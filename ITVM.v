==> flow/design.v <==
module ITVM(clk,rst,vehicleType,destination,seatType,numSeat,confirm,paymentMethod,mobileBank,tk50,tk100,tk500,tk1000,cashin,ticket,totalFare, returnMoney);
input clk, rst;
input [1:0]vehicleType;  
input destination; 
input [1:0]seatType;  
input [11:0]numSeat;
input confirm;
input paymentMethod; 
input mobileBank;  
input tk50;  
input tk100;  
input tk500;  
input tk1000;
output reg [13:0]cashin;
output reg ticket;
output reg [13:0]returnMoney;
output reg [13:0] totalFare;
reg [13:0] noteCounter;
reg [3:0]state;
parameter Bus_Ac_Sylhet = 600;
parameter Bus_NonAc_Cox = 500;
parameter Train_Ac_Sylhet = 400;
parameter Train_NonAc_Cox = 500;
parameter Ship_Ac_Sylhet = 400 ;
parameter Ship_NonAc_Cox = 300;
parameter Aero_Busi_Sylhet = 4000;
parameter Aero_Eco_Cox = 3000;
parameter Bus_NonAc_Sylhet = 400;
parameter Bus_Ac_Cox = 1000;
parameter Train_NonAc_Sylhet = 200;
parameter Train_Ac_Cox = 700;
parameter Ship_NonAc_Sylhet = 300;
parameter Ship_Ac_Cox = 500;
parameter Aero_Eco_Sylhet = 2000;
parameter Aero_Busi_Cox = 5000;
localparam 
Start= 4'd0,
chooseVehicle= 4'd1, 
chooseDestination= 4'd2, 
chooseSeatType= 4'd3,
calculation = 4'd4,
confirmation= 4'd5,
choosePayment= 4'd6,
mobilebaking= 4'd7,
cashcount=4'd8,
ticketOut=4'd9,
returnticket=4'd10;
always @(posedge clk )
begin
if(rst)
begin cashin<=0;
noteCounter<=0;end
else
begin
if(tk50) begin noteCounter<=noteCounter+50; end
else if(tk100) begin noteCounter<=noteCounter+100;end
else if(tk500) begin noteCounter<=noteCounter+500;end
else if(tk1000) begin noteCounter<=noteCounter+1000;end
else  begin noteCounter<=noteCounter;end
end
cashin<=noteCounter;
end
always @(posedge clk )
begin
if( rst==1'b1)
begin
state<= Start;
ticket<=1'b0;
returnMoney<=11'b0;
totalFare<=0;
end
else
begin
case(state)
Start: 
 begin
 state<=((vehicleType==2'b00 ||vehicleType==2'b01|| vehicleType==2'b10||vehicleType==2'b11))?chooseVehicle:Start;
 ticket<=1'b0;
 returnMoney<=11'b0;
 end
 chooseVehicle:
 begin
 state<=((destination==1'b0 ||destination==1'b1 ))?chooseDestination:Start;
 ticket<=1'b0;
  returnMoney<=11'b0;
  end
  chooseDestination:
  begin
  state<=((seatType==2'b00 ||seatType==2'b01|| seatType==2'b10||seatType==2'b11))?calculation:Start;
 ticket<=1'b0;
 returnMoney<=11'b0;
  end
  calculation:
 begin
if(vehicleType==2'b00 && destination==1'b0 && seatType==2'b00)
begin
totalFare<=Bus_Ac_Sylhet*numSeat;
ticket<=1'b0;
returnMoney<=11'b0;
state<=confirmation;
end
else if(vehicleType==2'b00 && destination==1'b0 && seatType==2'b01)
begin
totalFare<=Bus_NonAc_Sylhet*numSeat;
ticket<=1'b0;
returnMoney<=11'b0;
state<=confirmation;
end
else if(vehicleType==2'b00 && destination==1'b1 && seatType==2'b00)
begin
totalFare<=Bus_Ac_Cox*numSeat;
ticket<=1'b0;
returnMoney<=11'b0;
state<=confirmation;
end
else if(vehicleType==2'b00 && destination==1'b1 && seatType==2'b01)
begin
totalFare<=Bus_NonAc_Cox*numSeat;
ticket<=1'b0;
returnMoney<=11'b0;
state<=confirmation;
end
else if(vehicleType==2'b01 && destination==1'b0 && seatType==2'b00)
begin
totalFare<=Ship_Ac_Sylhet*numSeat;
ticket<=1'b0;
returnMoney<=11'b0;
state<=confirmation;
end
else if(vehicleType==2'b01 && destination==1'b0 && seatType==2'b01)
begin
totalFare<=Ship_NonAc_Sylhet*numSeat;
ticket<=1'b0;
returnMoney<=11'b0;
state<=confirmation;
end
else if(vehicleType==2'b01 && destination==1'b1 && seatType==2'b00)
begin
totalFare<=Ship_Ac_Cox*numSeat;
ticket<=1'b0;
returnMoney<=11'b0;
state<=confirmation;
end
else if(vehicleType==2'b01 && destination==1'b1 && seatType==2'b01)
begin
totalFare<=Ship_NonAc_Cox*numSeat;
ticket<=1'b0;
returnMoney<=11'b0;
state<=confirmation;
end
else if(vehicleType==2'b10 && destination==1'b0 && seatType==2'b00)
begin
totalFare<=Train_Ac_Sylhet*numSeat;
ticket<=1'b0;
returnMoney<=11'b0;
state<=confirmation;
end
else if(vehicleType==2'b10 && destination==1'b0 && seatType==2'b01)
begin
totalFare<=Train_NonAc_Sylhet*numSeat;
ticket<=1'b0;
returnMoney<=11'b0;
state<=confirmation;
end
else if(vehicleType==2'b10 && destination==1'b1 && seatType==2'b00)
begin
totalFare<=Train_Ac_Cox*numSeat;
ticket<=1'b0;
returnMoney<=11'b0;
state<=confirmation;
end
else if(vehicleType==2'b10 && destination==1'b1 && seatType==2'b01)
begin
totalFare<=Train_NonAc_Cox*numSeat;
ticket<=1'b0;
returnMoney<=11'b0;
state<=confirmation;
end
else if(vehicleType==2'b11 && destination==1'b0 && seatType==2'b10)
begin
totalFare<=Aero_Busi_Sylhet*numSeat;
ticket<=1'b0;
returnMoney<=11'b0;
state<=confirmation;
end
else if(vehicleType==2'b11 && destination==1'b0 && seatType==2'b11)
begin
totalFare<=Aero_Eco_Sylhet*numSeat;
ticket<=1'b0;
returnMoney<=11'b0;
state<=confirmation;
end
else if(vehicleType==2'b11 && destination==1'b1 && seatType==2'b10)
begin
totalFare<=Aero_Busi_Cox*numSeat;
ticket<=1'b0;
returnMoney<=11'b0;
state<=confirmation;
end
else if(vehicleType==2'b11 && destination==1'b1 && seatType==2'b11)
begin
totalFare<=Aero_Eco_Cox*numSeat;
ticket<=1'b0;
returnMoney<=11'b0;
state<=confirmation;
end
end
confirmation:
begin
state<=(confirm==1'b1)?choosePayment:Start;
ticket<=1'b0;
returnMoney<=11'b0;
end
choosePayment:
begin
state<=(paymentMethod==1'b1)?mobilebaking:((paymentMethod==1'b0)?cashcount:Start);
ticket<=1'b0;
returnMoney<=11'b0;
end
mobilebaking:
begin
state<=(mobileBank==1'b1 )?ticketOut:Start;
ticket<=1'b0;
returnMoney<=11'b0;
end
cashcount:
begin
if(cashin>totalFare)begin ticket<=1'b0; returnMoney<=0 ; state<=returnticket; end
else if(cashin==totalFare)begin ticket<=1'b0; returnMoney<=0; state<=ticketOut; end
else begin ticket=1'b0; returnMoney<=0; state<=cashcount ;end
end
ticketOut:
begin
  ticket<=1'b1;
  returnMoney<=0;
  state<=Start;
end
returnticket:
begin
  ticket<=1'b1;
  returnMoney<=cashin-totalFare;
    state<=Start;
    end
endcase
end
end
endmodule
From RTL to reports: ITVM
Tool output for the design above, in the order of the flow.
Line numbers count from 1 in the design file above.
Operators: Yosys type, input widths -> output width; for muxes data width and select width s.
Library cell names are shortened.
A cell with n/a has no value.

set-up
  design top = ITVM
  clock = clk
  cell library = sky130hd
  library corner = tt_025C_1v80

After elaboration
Counts by Yosys on the flattened word-level netlist (proc, flatten, opt, wreduce; memories kept). Register bits leave out memories and registers merged into their read ports (data or address). Print and check cells are left out.

word-level totals
  register bits = 61
  bits in latches = 0
  bits in writable memories = 0
  ROM bits = 0
  word width x clocked read ports = 0
  memories = 0
  input bits = 26
  word-level cells = 164

cells by class
  add/subtract/negate cells = 5
  multipliers = 11
  divide/modulo/power cells = 0
  magnitude comparators = 1
  eq/ne operators = 17
  shift-type cells = 0
  multiplexer cells = 78
  bitwise logic cells = 1
  reduce/logical cells = 45

operator list
  operator                number
  $mux 14                 36
  $mul 7x12->11 const A   2
  $mul 7x12->12 const A   2
  $mul 10x12->11 const A  1
  $mul 9x12->11 const A   1
  $mul 8x12->12 const A   1
  $mul 7x12->10 const A   1
  $mul 7x12->9 const A    1
  $mux 4                  18
  $mul 5x12->10 const A   1
  $mul 5x12->11 const A   1
  $pmux 14 s3             1
  $pmux 4 s9              1
  $logic_and 1x1->1       24
  $mux 1                  18
  $ne 17x17->1 const B    1
  $reduce_bool 16->1      1
  $eq 4x3->1 const B      4
  $add 14x10->14 const B  1
  $sub 14x14->14          1
  $gt 14x14->1            1
  $eq 14x14->1            1
  $add 14x6->14 const B   1
  $add 14x7->14 const B   1
  $add 14x9->14 const B   1
  $eq 4x4->1 const B      3
  $reduce_bool 9->1       1
  $eq 2x2->1 const B      4

Other operator kinds: 16; their cells: 28.

Logic depth
Yosys ltp: most cells in a row. Word level: on the elaborated netlist, between registers, memories and ports. Mapped: between sequential cells and ports; inverters and the memories' decode and read muxes count.

logic depth
  depth after elaboration = 20
  ABC_AREA = 0
  mapped depth = 18

Netlist
Yosys stat after the flow's synthesis: flattened, memories mapped to cells. It holds for the ABC_AREA given above (unset counts as 0); a run with the other value may have another netlist.

synthesis totals
  cell count = 1191
  cell area after synthesis = 9594.2 µm²
  sequential area = 1241.2 µm²
  flip-flop cells = 62

cells by type
  cell      number  total area (µm²)
  fa_1      83      1.66E+03
  ha_1      121     1.51E+03
  dfxtp_1   62      1241.19
  inv_1     184     690.662
  xnor2_1   77      674.397
  a21oi_1   96      480.461
  o21ai_0   73      365.35
  nor2_1    91      341.578
  nand2_1   77      289.027
  xor2_1    19      166.41
  a21o_1    21      157.651
  nor3_1    24      120.115
  a22oi_1   15      112.608
  a211oi_1  13      97.594
  clkbuf_1  24      90.086
  nand3_1   16      80.077
  o221ai_1  9       78.826
  nor2b_1   10      62.56

Not listed: further types 58, cells in them 176.

Timing after synthesis
Path of least setup slack by OpenSTA after synthesis, without wires, with an ideal clock, recovery checks aside; 20% of the period is set as input and as output delay. Where synthesis merged equal registers, the netlist keeps one of their names.

timing path post-synthesis
  kind = input -> register
  from = in numSeat[1]
  to = reg totalFare[13]
  period = 8.43 ns
  input delay = 1.686 ns
  time at the first pin = 1.686 ns
  data arrival time = 5.715 ns
  data required time = 8.310 ns
  slack = 2.595 ns
  path delay = 4.149 ns
  driving pins on the path = 16
  path buffers = 1
  period reached after synthesis = 5.835 ns

"path delay" = arrival - input delay + setup time.
"driving pins on the path" counts driving pins, that of a launching flip-flop among them; a cell with two outputs on the path counts twice.
"period reached after synthesis" = period - worst setup slack (recovery checks aside). The figure is calculated, with input and output delays left at 20% of the set period.
Between the ends stands the longest chain of elaborated cells between them, by number of cells; it is not shown to be the way that was timed. Of several equally long chains one is given.
Each line given opens the expression or statement behind the cell; cells for indexed reads and writes are added by Yosys, which also makes memories of some case tables.
A register here has more assigning lines than the two given.

on the way, post-synthesis
  cells stage by stage = buf_2 -> inv_1 -> fa_1 -> fa_1 -> fa_1 -> fa_1 -> inv_1 -> ha_1 -> o21a_1 -> a21oi_2 -> o21bai_1 -> a21oi_2 -> xnor2_1 -> o311ai_2 -> a21oi_1 -> a211o_1
  length of the longest elaborated chain = 17

RTL lines, path post-synthesis
  element           line  source
  from (decl)       6     input [11:0]numSeat;
  $mul 9x12->11     202   totalFare<=Aero_Eco_Cox*numSeat;
  $mux 14           200   else if(vehicleType==2'b11 && destination==1'b1 && seatType==2'b11)
  $mux 14           193   else if(vehicleType==2'b11 && destination==1'b1 && seatType==2'b10)
  $mux 14           186   else if(vehicleType==2'b11 && destination==1'b0 && seatType==2'b11)
  $mux 14           179   else if(vehicleType==2'b11 && destination==1'b0 && seatType==2'b10)
  $mux 14           172   else if(vehicleType==2'b10 && destination==1'b1 && seatType==2'b01)
  $mux 14           165   else if(vehicleType==2'b10 && destination==1'b1 && seatType==2'b00)
  [... 3 more ...]  n/a
  $mux 14           137   else if(vehicleType==2'b01 && destination==1'b1 && seatType==2'b00)
  $mux 14           130   else if(vehicleType==2'b01 && destination==1'b0 && seatType==2'b01)
  $mux 14           123   else if(vehicleType==2'b01 && destination==1'b0 && seatType==2'b00)
  $mux 14           116   else if(vehicleType==2'b00 && destination==1'b1 && seatType==2'b01)
  $mux 14           109   else if(vehicleType==2'b00 && destination==1'b1 && seatType==2'b00)
  $mux 14           102   else if(vehicleType==2'b00 && destination==1'b0 && seatType==2'b01)
  $mux 14           95    if(vehicleType==2'b00 && destination==1'b0 && seatType==2'b00)
  to (assign)       97    totalFare<=Bus_Ac_Sylhet*numSeat;
  to (assign)       104   totalFare<=Bus_NonAc_Sylhet*numSeat;
  to (decl)         17    output reg [13:0] totalFare;

Worst path after layout
Path of least setup slack in the final report of record 2 (OpenROAD, finished layout, wires in). Where an end is a register, its clock arrival counts in the times.

timing path after layout
  kind = input -> register
  from = in numSeat[8]
  to = reg totalFare[11]
  period = 8.11 ns
  input delay = 1.62 ns
  time at the first pin = 1.62 ns
  data arrival time = 6.14 ns
  data required time = 8.32 ns
  slack = 2.18 ns
  driving pins on the path = 18
  path buffers = 3

Between the ends stands the longest chain of elaborated cells between them, by number of cells; it is not shown to be the way that was timed. Of several equally long chains one is given.
A register here has more assigning lines than the two given.

on the way, after layout
  cells stage by stage = clkdlybuf4s50_1 -> buf_8 -> fa_1 -> fa_1 -> fa_1 -> inv_1 -> fa_1 -> inv_1 -> ha_4 -> o21ai_0 -> o22ai_1 -> o32ai_1 -> a222oi_1 -> buf_4 -> a22oi_1 -> or3_1 -> a31oi_1 -> o21ai_1
  length of the longest elaborated chain = 17

RTL lines, path after layout
  element           line  source
  from (decl)       6     input [11:0]numSeat;
  $mul 9x12->11     202   totalFare<=Aero_Eco_Cox*numSeat;
  $mux 14           200   else if(vehicleType==2'b11 && destination==1'b1 && seatType==2'b11)
  $mux 14           193   else if(vehicleType==2'b11 && destination==1'b1 && seatType==2'b10)
  $mux 14           186   else if(vehicleType==2'b11 && destination==1'b0 && seatType==2'b11)
  $mux 14           179   else if(vehicleType==2'b11 && destination==1'b0 && seatType==2'b10)
  $mux 14           172   else if(vehicleType==2'b10 && destination==1'b1 && seatType==2'b01)
  $mux 14           165   else if(vehicleType==2'b10 && destination==1'b1 && seatType==2'b00)
  [... 3 more ...]  n/a
  $mux 14           137   else if(vehicleType==2'b01 && destination==1'b1 && seatType==2'b00)
  $mux 14           130   else if(vehicleType==2'b01 && destination==1'b0 && seatType==2'b01)
  $mux 14           123   else if(vehicleType==2'b01 && destination==1'b0 && seatType==2'b00)
  $mux 14           116   else if(vehicleType==2'b00 && destination==1'b1 && seatType==2'b01)
  $mux 14           109   else if(vehicleType==2'b00 && destination==1'b1 && seatType==2'b00)
  $mux 14           102   else if(vehicleType==2'b00 && destination==1'b0 && seatType==2'b01)
  $mux 14           95    if(vehicleType==2'b00 && destination==1'b0 && seatType==2'b00)
  to (assign)       97    totalFare<=Bus_Ac_Sylhet*numSeat;
  to (assign)       104   totalFare<=Bus_NonAc_Sylhet*numSeat;
  to (decl)         17    output reg [13:0] totalFare;

## Implementation results

Measured data: module ITVM, platform sky130hd, 2 stored runs of the flow under differing settings, order arbitrary. Input and output delays are each 20% of the period that was set; the output load is 0.01 pF.
"worst setup path time": the worst setup path's part of the clock period (all of it between registers, 20% less for each end at a port) less its slack. A launch clock that arrives late makes it longer, a capture clock that arrives late makes it shorter.
"power" rests on the timing tool's default activity at the inputs, not on a simulated workload.

Record 1
==> flow/run.sh <==
#!/bin/bash
# the make line also repeats the synthesis and layout settings of config.mk as NAME=value (left out here)
make -C /OpenROAD-flow-scripts/flow DESIGN_CONFIG=/design/flow/config.mk WORK_HOME=/design/flow/orfs CLKGATE_MAP_FILE= finish
==> flow/config.mk <==
export PLATFORM = sky130hd
export DESIGN_NAME = ITVM
export DESIGN_NICKNAME = ITVM
export VERILOG_FILES = /design/flow/design.v
export SDC_FILE = /design/flow/constraint.sdc
export NUM_CORES = 4
export LEC_CHECK = 0
export CAP_MARGIN = 20
export CELL_PAD_IN_SITES_DETAIL_PLACEMENT = 2
export CORE_ASPECT_RATIO = 1.94
export CORE_MARGIN = 2
export CORE_UTILIZATION = 60
export CTS_CLUSTER_DIAMETER = 142
export HOLD_SLACK_MARGIN = 0.04
export MAX_ROUTING_LAYER = met4
export PLACE_DENSITY_LB_ADDON = 0.27
export SETUP_SLACK_MARGIN = -0.34
export SLEW_MARGIN = 20
==> flow/constraint.sdc <==
create_clock -name core_clock -period 4.94 [get_ports {clk}]
set_input_delay 0.9880 -clock core_clock [delete_from_list [all_inputs] [get_ports {clk}]]
set_output_delay 0.9880 -clock core_clock [all_outputs]
set_load 0.01 [all_outputs]

==> results of record 1 <==
did not finish, placement stopped with DPL-0033

Record 2
==> flow/run.sh <==
#!/bin/bash
# the make line also repeats the synthesis and layout settings of config.mk as NAME=value (left out here)
make -C /OpenROAD-flow-scripts/flow DESIGN_CONFIG=/design/flow/config.mk WORK_HOME=/design/flow/orfs CLKGATE_MAP_FILE= finish
==> flow/config.mk <==
export PLATFORM = sky130hd
export DESIGN_NAME = ITVM
export DESIGN_NICKNAME = ITVM
export VERILOG_FILES = /design/flow/design.v
export SDC_FILE = /design/flow/constraint.sdc
export NUM_CORES = 4
export LEC_CHECK = 0
export CAP_MARGIN = 10
export CELL_PAD_IN_SITES_DETAIL_PLACEMENT = 0
export CELL_PAD_IN_SITES_GLOBAL_PLACEMENT = 1
export CORE_MARGIN = 2
export CORE_UTILIZATION = 62
export CTS_CLUSTER_DIAMETER = 270
export PLACE_DENSITY_LB_ADDON = 0.2
export SETUP_SLACK_MARGIN = 2.01
export SLEW_MARGIN = 20
export TNS_END_PERCENT = 20
==> flow/constraint.sdc <==
create_clock -name core_clock -period 8.11 [get_ports {clk}]
set_input_delay 1.6220 -clock core_clock [delete_from_list [all_inputs] [get_ports {clk}]]
set_output_delay 1.6220 -clock core_clock [all_outputs]
set_load 0.01 [all_outputs]

==> results of record 2 <==
chip area after synthesis (Yosys): 9594.2 µm²
die area: 16485.3 µm²
standard-cell area of the final layout: 10844.2 µm²
worst setup slack after layout: 2.184 ns
worst hold slack: 0.369 ns
power: 0.002972 W
worst setup path time: 4.30 ns
worst setup path kind: input -> register
